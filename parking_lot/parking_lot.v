==> flow/design.v <==
`timescale 1ns / 1ps
module disp_mux
#(
	parameter width=4'h8
)
(
input clk,
input rst,
input [width-1:0] in0, in1, in2,
output reg [width-1:0] sseg,
output reg [2:0] en
    );
	 localparam N=17;
	 reg [N-1:0] cnt;
	 always @*
	 begin
		case(cnt[N-1:N-2])
			3'b00: begin
				sseg = in0;
				en = 3'b110;
			end
			3'b01: begin
				sseg = in1;
				en = 3'b101;
			end
			3'b10: begin
				sseg = in2;
				en = 3'b011;
			end
			default: begin
				sseg = in0;
				en = 3'b110;
			end
		endcase
	 end
	 always @(posedge clk, negedge rst)
	 begin
		if(!rst) begin
			cnt <= 'b0;
		end
		else begin
			if(cnt[N-1:N-2]==2'b11) begin
				cnt <= 'b0;
			end
			else begin
				cnt <= cnt + 1;
			end
		end
	 end
endmodule
`timescale 1ns / 1ps
module hex_BCD(
input [9:0] hex,
output reg [11:0] BCD
    );
integer i;
always @(*) begin
	BCD = 12'b0;
	BCD = {BCD[8:0],hex[9:7]};
	for(i=3;i<10;i=i+1) begin
		if(BCD[3:0] > 4'h4) begin
			BCD[3:0] = BCD[3:0] + 4'h3;
		end
		if(BCD[7:4] > 4'h4) begin
			BCD[7:4] = BCD[7:4] + 4'h3;
		end
		if(BCD[11:8] > 4'h4) begin
			BCD[11:8] = BCD[11:8] + 4'h3;
		end
		BCD = {BCD[10:0],hex[9-i]};
	end
end
endmodule
`timescale 1ns / 1ps
module hex_sseg(
input [3:0] hex,
input dp,
output reg [7:0] seg
    );
always @(*)
begin
	case({dp,hex})
    5'h0: seg = 8'b00000011;
    5'h1: seg = 8'b10011111;
    5'h2: seg = 8'b00100101;
    5'h3: seg = 8'b00001101;
    5'h4: seg = 8'b10011001;
    5'h5: seg = 8'b01001001;
    5'h6: seg = 8'b01000001;
    5'h7: seg = 8'b00011111;
    5'h8: seg = 8'b00000001;
    5'h9: seg = 8'b00001001;
	 5'ha: seg = 8'b00010001;
	 5'hb: seg = 8'b11000001;
	 5'hc: seg = 8'b01100011;
	 5'hd: seg = 8'b10000101;
	 5'he: seg = 8'b01100001;
	 5'hf: seg = 8'b01110001;
    5'h10: seg = 8'b00000010;
    5'h11: seg = 8'b10011110;
    5'h12: seg = 8'b00100100;
    5'h13: seg = 8'b00001100;
    5'h14: seg = 8'b10011000;
    5'h15: seg = 8'b01001000;
    5'h16: seg = 8'b01000000;
    5'h17: seg = 8'b00011110;
    5'h18: seg = 8'b00000000;
    5'h19: seg = 8'b00001000;
	 5'h1a: seg = 8'b00010000;
	 5'h1b: seg = 8'b11000000;
	 5'h1c: seg = 8'b01100010;
	 5'h1d: seg = 8'b10000100;
	 5'h1e: seg = 8'b01100000;
	 5'h1f: seg = 8'b01110000;	 
    default: seg = 8'b00000010;
	endcase
end
endmodule
`timescale 1ns / 1ps
module parking_lot(
input clk,
input rst_n,
input a, b,
output [7:0] sseg,
output [2:0] en
    );
localparam unblock = 1'b1,
			  block = 1'b0;
localparam entry_1 = 3'h0,
			  entry_2 = 3'h1,
			  entry_3 = 3'h2,
			  exit_1	 = 3'h3,
			  exit_2	 = 3'h4,
			  exit_3	 = 3'h5,
			  idle	 = 3'h6;
wire [3:0] bcd_curr;	
reg [9:0] hex;
wire [11:0] BCD;	
reg inc, dec;	  
reg [2:0] state_reg, state_next;			  
always @(posedge clk, negedge rst_n) begin
	if(!rst_n) begin
		state_reg <= idle;
	end
	else begin
		state_reg <= state_next;
	end
end			  
always @* begin
	inc = 1'b0;
	dec = 1'b0;
	state_next = state_reg;
	case(state_reg)
		idle: begin
			case({a,b})
				{block,unblock}: begin
					state_next = entry_1;
				end
				{unblock,block}: begin
					state_next = exit_1;
				end
				default: begin
					state_next = idle;
				end
			endcase
		end
		entry_1: begin
			case({a,b})
				{block,unblock}: begin
					state_next = entry_1;
				end
				{block,block}: begin
					state_next = entry_2;
				end
				default: begin
					state_next = idle;
				end
			endcase
		end
		entry_2: begin
			case({a,b})
				{block,block}: begin
					state_next = entry_2;
				end
				{unblock,block}: begin
					state_next = entry_3;
				end
				default: begin
					state_next = idle;
				end
			endcase
		end
		entry_3: begin
			case({a,b})
				{unblock,block}: begin
					state_next = entry_3;
				end
				{unblock,unblock}: begin
					state_next = idle;
					inc = 1'b1;
				end
				default: begin
					state_next = idle;
				end
			endcase
		end
		exit_1: begin
			case({a,b})
				{unblock,block}: begin
					state_next = exit_1;
				end
				{block,block}: begin
					state_next = exit_2;
				end
				default: begin
					state_next = idle;
				end
			endcase
		end
		exit_2: begin
			case({a,b})
				{block,block}: begin
					state_next = exit_2;
				end
				{block,unblock}: begin
					state_next = exit_3;
				end
				default: begin
					state_next = idle;
				end
			endcase
		end
		exit_3: begin
			case({a,b})
				{block,unblock}: begin
					state_next = exit_3;
				end
				{unblock,unblock}: begin
					state_next = idle;
					dec = 1'b1;
				end
				default: begin
					state_next = idle;
				end
			endcase
		end
	endcase
end
always @(posedge clk, negedge rst_n) begin
	if(!rst_n) begin
		hex <= 0;
	end
	else begin
		case({inc,dec})
			2'b10: begin
				if (hex!='d999) begin
					hex <= hex + 1;
				end
			end
			2'b01: begin
				if (hex!=0) begin
					hex <= hex - 1;
				end
			end
		endcase
	end
end
hex_BCD h1 (.hex(hex), .BCD(BCD));
disp_mux #(.width(4)) d1 (.clk(clk), .rst(rst_n), .in0(BCD[3:0]), .in1(BCD[7:4]), .in2(BCD[11:8]), .sseg(bcd_curr), .en(en)); 
hex_sseg ins_hex (.hex(bcd_curr), .seg(sseg), .dp(1'b0));
endmodule
From RTL to reports: parking_lot:

The steps from the RTL of parking_lot to its reports follow in flow order.
Line numbers count from 1 in the design file above.
Operators carry their Yosys type and port widths (W data, S select, Z words).
Library cell names are shortened.
The mark - stands for no value.

* top: parking_lot
* clock port: clk
* cell library: sky130hd
* library corner: tt_025C_1v80

Word level:

Yosys after proc, flatten, opt, wreduce and memory -nomap, before mapping. Memory bits, and registers merged into a memory's read port (data or address), are not among the register bits. Print and check cells are not counted. Equal cells are merged and count once.
Memory sizes are those after Yosys's memory passes, which may raise the word count (mostly to a power of two), join words into wider ones and drop unused or constant bits.

* output and inout port bits: 11
* word-level cells: 101
* bits in registers: 30
* memory cells: 1
* input bits: 4
* memory bits (read-only): 256

Memories
* (no name shown): depth 32, width 8, read ports 1, wr ports 0, line 82 `case({dp,hex})`

* reduce/logical cells: 6
* $lt $le $gt $ge: 18
* add/sub/neg operators: 21
* multiplexer cells: 35
* eq/ne operators: 17

Operators with widths (number)
* $gt A4 B3 Y1 const B: 15
* $mux W4: 12
* $add A4 B2 Y4 const B: 11
* $pmux W3 S2: 5
* $pmux W3 S7: 1
* $mux W3: 7
* $pmux W10 S2: 1
* $mux W10: 2
* $add A17 B1 Y17 const B: 1
* $mux W17: 1
* $add A3 B2 Y3 const B: 4
* $add A10 B1 Y10 const B: 1
* $sub A10 B1 Y10 const B: 1
* $ne A10 B10 Y1 const B: 1
* $reduce_bool A10 Y1: 1
* $eq A2 B2 Y1 const B: 5
* $eq A3 B3 Y1 const B: 3
* $pmux W4 S2: 1
* $reduce_bool A7 Y1: 1
* $eq A2 B1 Y1 const B: 3
* $eq A3 B2 Y1 const B: 2
* $ne A2 B2 Y1 const B: 2
* $add A3 B2 Y4 const B: 1
* $pmux W2 S2: 1
* $add A1 B2 Y3 const AB: 1
* $add A1 B2 Y3 const B: 1
* $gt A1 B3 Y1 const AB: 1
* $gt A1 B3 Y1 const B: 1

Not listed: further kinds 8, cells in them 10.

Logic depth:

Longest topological path by Yosys (ltp), each cell counted once; first at word level (registers and memories cut), then after technology mapping (sequential cells cut; the memories' decode and read muxes count).

* depth after elaboration: 15
* ABC_AREA: 0
* gate-level depth with buffers: 35

Synthesis result:

Source: synth_stat.txt of the flow (Yosys; design flattened, memories mapped). It holds for the ABC_AREA given above (unset counts as 0); a run with the other value may have another netlist.

* buffer cells: 25
* mapped area: 4404.2 um^2
* standard cells after synthesis: 536
* mapped flip-flops: 34
* sequential part of the area: 852.1 um^2

Cells by type
* dfrtp_1: number 33, total area 825.792 um^2
* ha_1: number 41, total area 512.992 um^2
* nor2_1: number 56, total area 210.202 um^2
* xnor2_1: number 18, total area 157.651 um^2
* nand2_1: number 40, total area 150.144 um^2
* inv_1: number 35, total area 131.376 um^2
* xor2_1: number 14, total area 122.618 um^2
* a21oi_1: number 22, total area 110.106 um^2
* o21ai_0: number 20, total area 100.096 um^2
* nand3_1: number 17, total area 85.082 um^2
* nand4_1: number 12, total area 75.072 um^2
* mux2i_1: number 7, total area 70.067 um^2
* o21a_1: number 7, total area 52.55 um^2
* a31oi_1: number 8, total area 50.048 um^2
* and2_1: number 8, total area 50.048 um^2
* nand2b_1: number 8, total area 50.048 um^2
* a211oi_1: number 6, total area 45.043 um^2
* a21o_1: number 6, total area 45.043 um^2

Other cell types: 87; their cells: 178.
The figures by module come from a second, unflattened synthesis with its own total; it is not the netlist above.

* cells (unflattened synthesis): 501
* area total of the unflattened synthesis: 3965.1 um^2

Rows give one instance, submodules left out.

Modules
* hex_BCD: cells 258, area 1729.2 um^2, seq. area 0.0 um^2, times used 1
* parking_lot: cells 106, area 1011.0 um^2, seq. area 426.7 um^2, times used 1
* disp_mux #(width=4): cells 103, area 952.2 um^2, seq. area 425.4 um^2, times used 1
* hex_sseg: cells 34, area 272.8 um^2, seq. area 0.0 um^2, times used 1

Timing after synthesis:

OpenSTA on the mapped netlist: ideal clock, no wires. The path of least setup slack (recovery checks aside). Input and output delay are each 20% of the period. Register names are those of the netlist, which keeps one name where synthesis merged equal registers.

* path type: register to output
* from: reg hex[7]
* to: out sseg[6]
* data required time: 7.456 ns
* stages on the path: 32
* slack: 1.546 ns
* data arrival time: 5.910 ns
* path buffers: 2
* clock period: 9.32 ns
* path delay: 5.910 ns
* synthesis period reached: 7.774 ns

"path delay" is the arrival time less input delay plus setup time.
A path that ends at an output port has no setup time.
"stages on the path": output pins that drive a net of the path, with the launching flip-flop's if there is one; two outputs of one cell count as two.
"synthesis period reached" is the clock period less the worst setup slack; recovery checks do not enter. This is arithmetic on one report: input and output delays are still those of the set period (20% each).
The rows between start and end are the longest chain of elaborated cells between them; the timing report does not say that the signal goes this way. Where chains are equally long, one stands for them.
Each line given opens the expression or statement behind the cell; cells for indexed reads and writes are added by Yosys, which also makes memories of some case tables.
A memory read counts as a cell of the chain, while the word-level depth stops at memories.
At most two assigning lines are given for a register; there are more.

* path through: dfrtp_1 > buf_6 > inv_1 > ha_1 > inv_1 > ha_1 > or2_1 > buf_2 > a41o_1 > a221oi_1 > o221ai_2 > ha_1 > inv_1 > ha_1 > o21ai_2 > and2b_1 > a211oi_1 > a311o_2 > a21oi_1 > nor2_1 > a31oi_1 > ha_1 > or4_1 > nand4_1 > xnor2_1 > nand2_1 > o21ai_1 > inv_1 > ha_1 > a21boi_0 > a31oi_1 > o2bb2ai_1
* cells in the longest elaborated chain: 16
* elaborated cells between the ends (all ways): 53
* those cells by class: add/sub (17); compare (17); mux (18); memory (1)

Ends and longest elaborated chain, after synthesis
* start, declared: line 137 `reg [9:0] hex;`
* start, assigned: line 257 `hex <= hex + 1;`
* start, assigned: line 262 `hex <= hex - 1;`
* $add A3 B2 Y4: line 62 `BCD[3:0] = BCD[3:0] + 4'h3;`
* $mux W4: line 61 `if(BCD[3:0] > 4'h4) begin`
* $gt A4 B3 Y1: line 61
* $mux W4: line 61
* $gt A4 B3 Y1: line 61
* $mux W4: line 61
* $gt A4 B3 Y1: line 61
* (+2 left out)
* $mux W4: line 61
* $add A4 B2 Y4: line 62
* $mux W4: line 61
* $add A4 B2 Y4: line 65 `BCD[7:4] = BCD[7:4] + 4'h3;`
* $mux W4: line 64 `if(BCD[7:4] > 4'h4) begin`
* $pmux W4 S2: line 17 `case(cnt[N-1:N-2])`
* $mem_v2 Z32 W8: line 82 `case({dp,hex})`
* end, declared: line 124 `output [7:0] sseg,`

Path in the finished layout:

Path of least setup slack in the final report of entry A (OpenROAD, finished layout, wires in). Where an end is a register, its clock arrival counts in the times.

* path type: register to output
* from: reg hex[7]
* to: out sseg[3]
* data arrival time: 6.48 ns
* path buffers: 10
* data required time: 3.66 ns
* slack: -2.82 ns
* stages on the path: 35
* clock period: 4.58 ns

The rows between start and end are the longest chain of elaborated cells between them; the timing report does not say that the signal goes this way. Where chains are equally long, one stands for them.
A memory read counts as a cell of the chain, while the word-level depth stops at memories.
At most two assigning lines are given for a register; there are more.

* path through: dfrtp_1 > buf_6 > inv_4 > ha_4 > inv_4 > ha_4 > buf_4 > nor2_2 > nor2_4 > buf_12 > a211oi_4 > buf_6 > buf_4 > nor2_1 > a22o_1 > buf_4 > or3_4 > and3_1 > buf_2 > nor2_2 > o21a_1 > xnor2_1 > ha_2 > inv_1 > ha_2 > xnor3_1 > a32oi_4 > buf_4 > o21ai_4 > inv_2 > buf_4 > ha_4 > nand2_1 > o211ai_1 > buf_2
* cells in the longest elaborated chain: 16
* elaborated cells between the ends (all ways): 53
* those cells by class: add/sub (17); compare (17); mux (18); memory (1)

Ends and longest elaborated chain, post-layout
* start, declared: line 137 `reg [9:0] hex;`
* start, assigned: line 257 `hex <= hex + 1;`
* start, assigned: line 262 `hex <= hex - 1;`
* $add A3 B2 Y4: line 62 `BCD[3:0] = BCD[3:0] + 4'h3;`
* $mux W4: line 61 `if(BCD[3:0] > 4'h4) begin`
* $gt A4 B3 Y1: line 61
* $mux W4: line 61
* $gt A4 B3 Y1: line 61
* $mux W4: line 61
* $gt A4 B3 Y1: line 61
* (+2 left out)
* $mux W4: line 61
* $add A4 B2 Y4: line 62
* $mux W4: line 61
* $add A4 B2 Y4: line 65 `BCD[7:4] = BCD[7:4] + 4'h3;`
* $mux W4: line 64 `if(BCD[7:4] > 4'h4) begin`
* $pmux W4 S2: line 17 `case(cnt[N-1:N-2])`
* $mem_v2 Z32 W8: line 82 `case({dp,hex})`
* end, declared: line 124 `output [7:0] sseg,`

Subject: flow runs of parking_lot

Hi,

2 stored runs of parking_lot in the flow (synthesis by Yosys, layout by OpenROAD, sky130hd cells), in arbitrary order. Constraints: input delay and output delay 20% of the set period each, output load 0.01 pF.
"period achieved" means the clock period less the worst setup slack. The figure is calculated, with input and output delays left at 20% of the set period.
By "allowed time less slack (worst setup path)" is meant the share of the clock period that the worst setup path is allowed (20% is reserved at inputs, 20% at outputs), minus its slack. Clock arrival times at its registers enter into it.
"power" is the tool's figure for a default switching activity; nothing was simulated.

### Entry A

==> flow/run.sh <==
#!/bin/bash
# the make line also repeats the synthesis and layout settings of config.mk as NAME=value (left out here)
make -C /OpenROAD-flow-scripts/flow DESIGN_CONFIG=/design/flow/config.mk WORK_HOME=/design/flow/orfs CLKGATE_MAP_FILE= finish
==> flow/config.mk <==
export PLATFORM = sky130hd
export DESIGN_NAME = parking_lot
export DESIGN_NICKNAME = parking_lot
export VERILOG_FILES = /design/flow/design.v
export SDC_FILE = /design/flow/constraint.sdc
export NUM_CORES = 4
export LEC_CHECK = 0
export CAP_MARGIN = 40
export CELL_PAD_IN_SITES_DETAIL_PLACEMENT = 2
export CELL_PAD_IN_SITES_GLOBAL_PLACEMENT = 3
export CORE_MARGIN = 2
export CORE_UTILIZATION = 38
export GPL_TIMING_DRIVEN = 0
export HOLD_SLACK_MARGIN = 0.3
export PLACE_DENSITY = 0.36
export SETUP_SLACK_MARGIN = 1.25
export SLEW_MARGIN = 20
==> flow/constraint.sdc <==
create_clock -name core_clock -period 4.58 [get_ports {clk}]
set_input_delay 0.9160 -clock core_clock [delete_from_list [all_inputs] [get_ports {clk}]]
set_output_delay 0.9160 -clock core_clock [all_outputs]
set_load 0.01 [all_outputs]

Results of entry A:
- Area inside the die boundary: 12466.8 um^2
- Final setup TNS: -18.771 ns
- Period achieved: 7.396 ns
- Final utilization: 56.7%
- Setup slack of the critical path: -2.816 ns
- Standard-cell area after routing: 6447.4 um^2
- Allowed time less slack (worst setup path): 6.48 ns
- Class of the worst setup path: register to output
- Netlist area reported by Yosys: 4404.2 um^2
- Lowest hold slack: 0.484 ns
- Power: 864.1 µW

### Entry B

==> flow/run.sh <==
#!/bin/bash
# the make line also repeats the synthesis and layout settings of config.mk as NAME=value (left out here)
make -C /OpenROAD-flow-scripts/flow DESIGN_CONFIG=/design/flow/config.mk WORK_HOME=/design/flow/orfs CLKGATE_MAP_FILE= finish
==> flow/config.mk <==
export PLATFORM = sky130hd
export DESIGN_NAME = parking_lot
export DESIGN_NICKNAME = parking_lot
export VERILOG_FILES = /design/flow/design.v
export SDC_FILE = /design/flow/constraint.sdc
export NUM_CORES = 4
export LEC_CHECK = 0
export CAP_MARGIN = 20
export CELL_PAD_IN_SITES_DETAIL_PLACEMENT = 0
export CORE_MARGIN = 3
export CORE_UTILIZATION = 72
export CTS_CLUSTER_SIZE = 93
export GPL_TIMING_DRIVEN = 0
export MIN_ROUTING_LAYER = met2
export SLEW_MARGIN = 40
export TNS_END_PERCENT = 40
==> flow/constraint.sdc <==
create_clock -name core_clock -period 7.91 [get_ports {clk}]
set_input_delay 1.5820 -clock core_clock [delete_from_list [all_inputs] [get_ports {clk}]]
set_output_delay 1.5820 -clock core_clock [all_outputs]
set_load 0.01 [all_outputs]

Outcome of entry B: unfinished; error DPL-0038 in routing

Regards
